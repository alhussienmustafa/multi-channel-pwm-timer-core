==> flow/design.v <==
module CLK_Division(
input  wire         ref_clk ,
input  wire         rst , 
input  wire         clk_En ,
input  wire  [15:0] Div_rat ,
output wire         Div_Clk
);
wire [6:0] half_period ;
wire [6:0] full_period ;
wire       clk_En_in ;
wire       odd ;
reg        flag ;
reg  [6:0] Counter ;
reg        Div_Clk_O ;
assign half_period = ((Div_rat >> 1) - 1 );
assign full_period = (Div_rat >> 1) ;
assign odd = Div_rat[0] ;
assign Div_Clk = !clk_En ? ref_clk : Div_Clk_O ;  
always@(posedge ref_clk or posedge rst) begin
	if (rst)begin 
        Div_Clk_O <= 1'b0 ;
        Counter <= 7'b0 ;
		flag <= 1'b0 ;
    end
	else if (clk_En) begin
		if (!odd && (Counter == half_period)) begin
			Counter <= 0 ; 
			Div_Clk_O <= ~Div_Clk_O ;
		end
		else if ((odd && (Counter == half_period) && flag) || (odd && (Counter == full_period) && !flag)) begin
			Counter <= 0 ; 
			Div_Clk_O <= ~Div_Clk_O ;
			flag <= ~flag ; 
		end
		else begin
			Counter <= Counter + 1'b1 ;
		end
	end
end
endmodule
# == Step by step through the tools: CLK_Division ==
# The steps from the RTL of CLK_Division to its reports follow in flow order.
# Line numbers count from 1 in the design file above.
# Operators: Yosys type, input widths -> output width; for muxes data width and select width s.
# Cell names lack the library's common part.
# Not given: --
# setup
top,CLK_Division
clock,ref_clk
cell_library,sky130hd
pvt_corner,tt_025C_1v80

# == Word-level counts ==
# Yosys after proc, flatten, opt, wreduce and memory -nomap, before mapping. Memory bits, and registers merged into a memory's read port (data or address), are not among the register bits. Print and check cells are not counted. Equal cells are merged and count once.
# classes
addsub,2
mul,0
div,0
compare,0
equal,2
n_shift,0
n_mux,5
logic,3
n_reduce_logical,11
# op_table
cell,n
$eq 7x7->1,2
$mux 7,2
$add 7x1->7 const B,1
$sub 7x1->7 const B,1
$logic_and 1x1->1,5
$not 1->1,3
$reduce_and 3->1,1
$mux 1,3
$logic_not 1->1,2
$reduce_and 2->1,1
$reduce_bool 2->1,1
$logic_or 1x1->1,1
# word_totals
reg_bits,9
latch_bits,0
ram_bits,0
mem_bits_ro,0
clocked_rd_ports_x_width,0
mem_count,0
out_inout_bits,1
word_cells,26

# == Logic depth ==
# Yosys ltp: most cells in a row. Word level: on the elaborated netlist, between registers, memories and ports. Mapped: between sequential cells and ports; inverters and the memories' decode and read muxes count.
# logic_depth
depth_word,7
abc_area,0
depth_mapped,8
ltp_nobuf,8

# == Mapped cells and area ==
# Source: synth_stat.txt of the flow (Yosys; design flattened, memories mapped). It holds for the ABC_AREA given above (unset counts as 0); a run with the other value may have another netlist.
# types
cell_type,n,type_area_um2
dfrtp_1,9,225.216
xnor2_1,13,113.859
xor2_1,4,35.034
nand2_1,8,30.029
inv_1,7,26.275
nor2_1,7,26.275
ha_1,2,25.024
nand4b_4,1,23.773
nand3_1,4,20.019
nand4_1,3,18.768
a21oi_4,1,16.266
a31oi_1,2,12.512
nand4_2,1,12.512
buf_6,1,11.261
mux2_2,1,11.261
or4_4,1,11.261
a41o_1,1,10.01
mux2i_1,1,10.01
# Other cell types: 10; their cells: 11.
# synth_totals
mapped_cells,78
mapped_area_um2,719.4
sequential_area_um2,225.2
ffs,9
buffers,1

# 2 stored runs of CLK_Division in the flow (synthesis by Yosys, layout by OpenROAD, sky130hd cells), in arbitrary order. Constraints: input delay and output delay 20% of the set period each, output load 0.01 pF.
# "power.total_mw" rests on the timing tool's default activity at the inputs, not on a simulated workload.
# Settings: n/a = not set for that run.
# Results: n/a = not shown.
name,flow run 1,flow run 2
period_ns,1.82,2.42
CORE_UTILIZATION,21,67
PLACE_DENSITY,0.37,0.69
CORE_MARGIN,4,2
CELL_PAD_IN_SITES_GLOBAL_PLACEMENT,0,n/a
GPL_TIMING_DRIVEN,0,n/a
GPL_ROUTABILITY_DRIVEN,1,n/a
CTS_CLUSTER_SIZE,73,43
CTS_CLUSTER_DIAMETER,175,n/a
SLEW_MARGIN,40,20
MIN_ROUTING_LAYER,met2,met1
CAP_MARGIN,20,0
SETUP_SLACK_MARGIN,n/a,0.46
CORE_ASPECT_RATIO,n/a,0.56
CELL_PAD_IN_SITES_DETAIL_PLACEMENT,n/a,2
ABC_AREA,n/a,1
MAX_ROUTING_LAYER,n/a,met5
stdcell_area_um2,1011.0,n/a
synthesis_area_um2,719.4,n/a
power.total_mw,1.097,n/a
die_area_um2,4426.2,n/a
fin_ws_ns,0.055,n/a
holdWs_ns,0.212,n/a
utilization_pct,32.1,n/a
final_setup_tns_ns,0.000,n/a
# Flow run 2: stopped before the end: floorplanning reported PDN-0185
